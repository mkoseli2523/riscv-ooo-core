==> flow/design.v <==
interface mem_itf_w_mask #(
    parameter               CHANNELS = 1,
    parameter               DWIDTH = 32,
    parameter               MWIDTH = DWIDTH / 8
)(
    input   bit             clk,
    input   bit             rst
);
    logic   [31:0]          addr    [CHANNELS];
    logic   [MWIDTH-1:0]    rmask   [CHANNELS];
    logic   [MWIDTH-1:0]    wmask   [CHANNELS];
    logic   [DWIDTH-1:0]    rdata   [CHANNELS];
    logic   [DWIDTH-1:0]    wdata   [CHANNELS];
    logic                   resp    [CHANNELS];
    bit                     error = 1'b0;
    modport dut (
        input               clk,
        input               rst,
        output              addr,
        output              rmask,
        output              wmask,
        input               rdata,
        output              wdata,
        input               resp
    );
    modport mem (
        input               clk,
        input               rst,
        input               addr,
        input               rmask,
        input               wmask,
        output              rdata,
        input               wdata,
        output              resp,
        output              error
    );
    modport mon (
        input               clk,
        input               rst,
        input               addr,
        input               rmask,
        input               wmask,
        input               rdata,
        input               wdata,
        input               resp,
        output              error
    );
endinterface
interface mem_itf_wo_mask #(
    parameter               CHANNELS = 1,
    parameter               DWIDTH = 32
)(
    input   bit             clk,
    input   bit             rst
);
    logic   [31:0]          addr    [CHANNELS];
    logic                   read    [CHANNELS];
    logic                   write   [CHANNELS];
    logic   [DWIDTH-1:0]    rdata   [CHANNELS];
    logic   [DWIDTH-1:0]    wdata   [CHANNELS];
    logic                   resp    [CHANNELS];
    bit                     error = 1'b0;
    modport dut (
        input               clk,
        input               rst,
        output              addr,
        output              read,
        output              write,
        input               rdata,
        output              wdata,
        input               resp
    );
    modport mem (
        input               clk,
        input               rst,
        input               addr,
        input               read,
        input               write,
        output              rdata,
        input               wdata,
        output              resp,
        output              error
    );
    modport mon (
        input               clk,
        input               rst,
        input               addr,
        input               read,
        input               write,
        input               rdata,
        input               wdata,
        input               resp,
        output              error
    );
endinterface
interface mem_itf_banked(
    input   bit             clk,
    input   bit             rst
);
    logic   [31:0]          addr;
    logic                   read;
    logic                   write;
    logic   [63:0]          wdata;
    logic                   ready;
    logic   [31:0]          raddr;
    logic   [63:0]          rdata;
    logic                   rvalid;
    bit                     error = 1'b0;
    modport dut (
        input               clk,
        input               rst,
        output              addr,
        output              read,
        output              write,
        output              wdata,
        input               ready,
        input               raddr,
        input               rdata,
        input               rvalid
    );
    modport mem (
        input               clk,
        input               rst,
        input               addr,
        input               read,
        input               write,
        input               wdata,
        output              ready,
        output              rdata,
        output              raddr,
        output              rvalid,
        output              error
    );
    modport mon (
        input               clk,
        input               rst,
        input               addr,
        input               read,
        input               write,
        input               wdata,
        input               ready,
        input               rdata,
        input               raddr,
        input               rvalid,
        input               error
    );
endinterface
interface mon_itf#(
            parameter       CHANNELS = 1
)(
    input   bit             clk,
    input   bit             rst
);
            logic           valid     [CHANNELS];
            logic   [63:0]  order     [CHANNELS];
            logic   [31:0]  inst      [CHANNELS];
            logic   [4:0]   rs1_addr  [CHANNELS];
            logic   [4:0]   rs2_addr  [CHANNELS];
            logic   [31:0]  rs1_rdata [CHANNELS];
            logic   [31:0]  rs2_rdata [CHANNELS];
            logic   [4:0]   rd_addr   [CHANNELS];
            logic   [31:0]  rd_wdata  [CHANNELS];
                logic   [5:0]   frs1_addr [CHANNELS];
                logic   [5:0]   frs2_addr [CHANNELS];
                logic   [5:0]   frs3_addr [CHANNELS];
                logic   [31:0]  frs1_rdata[CHANNELS];
                logic   [31:0]  frs2_rdata[CHANNELS];
                logic   [31:0]  frs3_rdata[CHANNELS];
                logic   [5:0]   frd_addr  [CHANNELS];
                logic   [31:0]  frd_wdata [CHANNELS];
            logic   [31:0]  pc_rdata  [CHANNELS];
            logic   [31:0]  pc_wdata  [CHANNELS];
            logic   [31:0]  mem_addr  [CHANNELS];
            logic   [3:0]   mem_rmask [CHANNELS];
            logic   [3:0]   mem_wmask [CHANNELS];
            logic   [31:0]  mem_rdata [CHANNELS];
            logic   [31:0]  mem_wdata [CHANNELS];
            bit             halt  = 1'b0;
            bit             error = 1'b0;
endinterface
module dp_ff_array #(
            parameter               S_INDEX     = 4,
            parameter               WIDTH       = 1
)(
    input   logic                   clk0,
    input   logic                   rst0,
    input   logic                   csb0,
    input   logic                   web0,
    input   logic   [S_INDEX-1:0]   addr0,
    input   logic   [WIDTH-1:0]     din0,
    output  logic   [WIDTH-1:0]     dout0,
    input   logic                   csb1,
    input   logic                   web1,
    input   logic   [S_INDEX-1:0]   addr1,
    input   logic   [WIDTH-1:0]     din1,
    output  logic   [WIDTH-1:0]     dout1
);
            localparam              NUM_SETS    = 2**S_INDEX;
            logic                   csb0_reg;
            logic                   web0_reg;
            logic   [S_INDEX-1:0]   addr0_reg;
            logic   [WIDTH-1:0]     din0_reg;
            logic                   csb1_reg;
            logic                   web1_reg;
            logic   [S_INDEX-1:0]   addr1_reg;
            logic   [WIDTH-1:0]     din1_reg;
            logic   [WIDTH-1:0]     internal_array [NUM_SETS];
    always_ff @(posedge clk0) begin
        if (rst0) begin
            web0_reg  <= 1'b1;
            addr0_reg <= 'x;
            din0_reg  <= 'x;
            web1_reg  <= 1'b1;
            addr1_reg <= 'x;
            din1_reg  <= 'x;
            {csb0_reg, csb1_reg} <= '1;
        end else begin
            if (!csb0) begin
                web0_reg  <= web0;
                addr0_reg <= addr0;
                din0_reg  <= din0;
            end
            if (!csb1) begin
                web1_reg  <= web1;
                addr1_reg <= addr1;
                din1_reg  <= din1;
            end
            {csb0_reg, csb1_reg} <= {csb0, csb1};
        end
    end
    always_ff @(posedge clk0) begin
        if (rst0) begin
            for (integer i = 0; i < NUM_SETS; i++) begin
                internal_array[i] <= '0;
            end
        end else begin
            case ({web1_reg, web0_reg})
                2'b00: begin
                    if (addr0_reg == addr1_reg) begin
                        internal_array[addr0_reg] <= 'x;
                    end else begin
                        internal_array[addr1_reg] <= din1_reg;
                        internal_array[addr0_reg] <= din0_reg;
                    end
                end
                2'b01: internal_array[addr1_reg] <= din1_reg;
                2'b10: internal_array[addr0_reg] <= din0_reg;
            endcase
        end
    end
    always_comb begin 
        dout0 = (~csb0_reg && ~web1_reg && (addr1_reg == addr0_reg)) ? din1_reg : internal_array[addr0_reg];
        dout1 = internal_array[addr1_reg];
    end
endmodule : dp_ff_array
## Step by step through the tools: dp_ff_array

The steps from the RTL of dp_ff_array to its reports follow in flow order.
Lines are those of the file above, counted from 1.
Operators: Yosys type, input widths -> output width; for muxes data width and select width s.
Not given: n/a

| set-up | value |
|---|---|
| design top | dp_ff_array |
| clock | clk0 |
| standard-cell library | sky130hd |
| timing corner | tt_025C_1v80 |

## Word-level counts

Yosys after proc, flatten, opt, wreduce and memory -nomap, before mapping. Print and check cells are not counted.
Yosys's memory passes give these memory sizes; they may raise the number of words (mostly to a power of two), join words into wider ones and drop unused or constant bits.

| cells by class | value |
|---|---|
| eq/ne operators | 6 |
| muxes and demuxes | 35 |
| bitwise gates (word level) | 5 |
| reductions and logical operators | 3 |

Operator list:

| operator | number |
|---|---|
| $mux 1 | 29 |
| $mux 4 | 6 |
| $eq 4x4->1 | 2 |
| $ne 2x2->1 const B | 2 |
| $or 1x1->1 | 3 |
| $logic_and 1x1->1 | 2 |
| $not 1->1 | 2 |
| $eq 2x1->1 const B | 1 |
| $eq 2x2->1 const B | 1 |
| $logic_not 2->1 | 1 |

| word-level totals | value |
|---|---|
| register bits after elaboration | 13 |
| memory bits (writable) | 16 |
| memory cells | 1 |
| input port bits | 16 |
| output and inout port bits | 2 |

Memory list:

| memory | depth | bits a word | RTL line | RTL |
|---|---|---|---|---|
| internal_array | 16 | 1 | 207 | `logic   [WIDTH-1:0]     internal_array [NUM_SETS];` |

## Depth

Depth = most cells in a row (Yosys ltp): at word level without a register or memory, in the mapped netlist without a sequential cell, where the memories' decode and read muxes count.

| depth | value |
|---|---|
| word-level depth | 6 |
| ABC_AREA | 0 |
| depth in mapped cells | 5 |
| depth with buffers taken out | 4 |

## Netlist

Yosys stat after the flow's synthesis: flattened, memories mapped to cells. It holds for the ABC_AREA given above (unset counts as 0); a run with the other value may have another netlist.

| synthesis totals | value |
|---|---|
| standard cells after synthesis | 164 |
| chip area (Yosys) | 1930.6 sq um |
| sequential area | 1001.0 sq um |
| flip-flop cells | 37 |

Cells by type:

| cell | number | area in all (sq um) |
|---|---|---|
| sky130_fd_sc_hd__edfxtp_1 | 26 | 780.749 |
| sky130_fd_sc_hd__dfxtp_1 | 11 | 220.211 |
| sky130_fd_sc_hd__mux4_2 | 6 | 135.13 |
| sky130_fd_sc_hd__mux4_1 | 4 | 105.101 |
| sky130_fd_sc_hd__o22ai_1 | 16 | 100.096 |
| sky130_fd_sc_hd__o21ai_0 | 18 | 90.086 |
| sky130_fd_sc_hd__mux2_2 | 7 | 78.826 |
| sky130_fd_sc_hd__a21oi_1 | 12 | 60.058 |
| sky130_fd_sc_hd__clkbuf_1 | 11 | 41.29 |
| sky130_fd_sc_hd__o2111ai_1 | 4 | 35.034 |
| sky130_fd_sc_hd__xnor2_1 | 4 | 35.034 |
| sky130_fd_sc_hd__nand2b_1 | 5 | 31.28 |
| sky130_fd_sc_hd__nand2_1 | 8 | 30.029 |
| sky130_fd_sc_hd__a31oi_1 | 4 | 25.024 |
| sky130_fd_sc_hd__nor2b_1 | 4 | 25.024 |
| sky130_fd_sc_hd__nand3b_1 | 3 | 22.522 |
| sky130_fd_sc_hd__a211o_1 | 2 | 17.517 |
| sky130_fd_sc_hd__nand3_1 | 3 | 15.014 |

Other cell types: 10; their cells: 16.

## Timing after synthesis

Path of least setup slack by OpenSTA after synthesis, without wires, with an ideal clock, recovery checks aside; 20% of the period is set as input and as output delay. Where synthesis merged equal registers, the netlist keeps one of their names.

| timing path post-synthesis | value |
|---|---|
| path type | register -> output |
| start | reg (no name shown) |
| end | out dout0[0] |
| period | 2.28 ns |
| external output delay | 0.456 ns |
| arrival time | 1.677 ns |
| required time | 1.824 ns |
| slack | 0.147 ns |
| delay of the path | 1.677 ns |
| stages | 4 |
| path buffers | 0 |
| synthesis period reached | 2.133 ns |

"delay of the path" = arrival - input delay + setup time.
At an output port there is no setup time.
"stages" counts driving pins, that of a launching flip-flop among them; a cell with two outputs on the path counts twice.
"synthesis period reached" is the clock period less the worst setup slack; recovery checks do not enter. This is arithmetic on one report: input and output delays are still those of the set period (20% each).

| on the way, post-synthesis | value |
|---|---|
| cell sequence | sky130_fd_sc_hd__dfxtp_1 sky130_fd_sc_hd__mux4_1 sky130_fd_sc_hd__mux4_2 sky130_fd_sc_hd__mux2_2 |

Ends and longest elaborated chain, post-synthesis:

| element | RTL line | RTL |
|---|---|---|
| to (decl) | 191 | `output  logic   [WIDTH-1:0]     dout0,` |

No chain of elaborated cells between the ends is given.

## Worst path after layout

Path of least setup slack in the final report of flow run A (OpenROAD, finished layout, wires in). Where an end is a register, its clock arrival counts in the times.

| timing path after layout | value |
|---|---|
| path type | register -> output |
| start | mem internal_array[4] |
| end | out dout0[0] |
| period | 1.29 ns |
| external output delay | 0.26 ns |
| arrival time | 2.14 ns |
| required time | 1.03 ns |
| slack | -1.11 ns |
| stages | 5 |
| path buffers | 1 |

| on the way, after layout | value |
|---|---|
| cell sequence | sky130_fd_sc_hd__edfxtp_1 sky130_fd_sc_hd__mux4_2 sky130_fd_sc_hd__mux4_2 sky130_fd_sc_hd__mux2_4 sky130_fd_sc_hd__buf_6 |

Ends and longest elaborated chain, after layout:

| element | RTL line | RTL |
|---|---|---|
| from (decl) | 207 | `logic   [WIDTH-1:0]     internal_array [NUM_SETS];` |
| to (decl) | 191 | `output  logic   [WIDTH-1:0]     dout0,` |

No chain of elaborated cells between the ends is given.

==> runs of dp_ff_array <==
Design dp_ff_array on sky130hd. What follows are 2 stored runs of the flow, each under its own settings; their order means nothing. The constraints put input and output delay at 20% of the set period each and load the outputs with 0.01 pF.
"period reached" = clock period - worst setup slack. The figure is calculated, with input and output delays left at 20% of the set period.
"critical path time" = time allowed to the worst setup path (clock period - input delay - output delay, where it has them) - its slack; a late launch clock adds to it, a late capture clock takes from it.
"total design power": no workload was simulated; the value follows from the tool's default switching activity.
Among the settings, - means not set for that run.

| setting or result | flow run A | flow run B |
|---|---|---|
| period_ns | 1.29 | 2.07 |
| CORE_UTILIZATION | 40 | 27 |
| SETUP_SLACK_MARGIN | 0.03 | -0.14 |
| PLACE_DENSITY | 0.39 | - |
| CORE_ASPECT_RATIO | 1.53 | - |
| TNS_END_PERCENT | 75 | - |
| CTS_CLUSTER_SIZE | 47 | - |
| CTS_CLUSTER_DIAMETER | 396 | 134 |
| CAP_MARGIN | 20 | 35 |
| MIN_ROUTING_LAYER | met2 | - |
| CORE_MARGIN | 2 | 2 |
| SLEW_MARGIN | 20 | 35 |
| PLACE_DENSITY_LB_ADDON | - | 0.25 |
| HOLD_SLACK_MARGIN | - | 0.28 |
| ABC_AREA | - | 0 |
| MAX_ROUTING_LAYER | - | met4 |
| total die area (sq um) | 5410.6 | 7842.9 |
| critical path time (ns) | 2.14 | 2.15 |
| critical path type | register -> output | register -> output |
| total design power (uW) | 2953 | 1694 |
| worst setup slack after layout (ns) | -1.106 | -0.491 |
| standard-cell area after layout (sq um) | 2985.4 | 2411.1 |
| period reached (ns) | 2.396 | 2.561 |
| utilization in the final report (%) | 63.6 | 35.1 |
| total negative slack on setup checks (ns) | -17.397 | -0.672 |
| cell area after synthesis (sq um) | 1930.6 | 1930.6 |
| post-route worst hold slack (ns) | 0.515 | 0.504 |
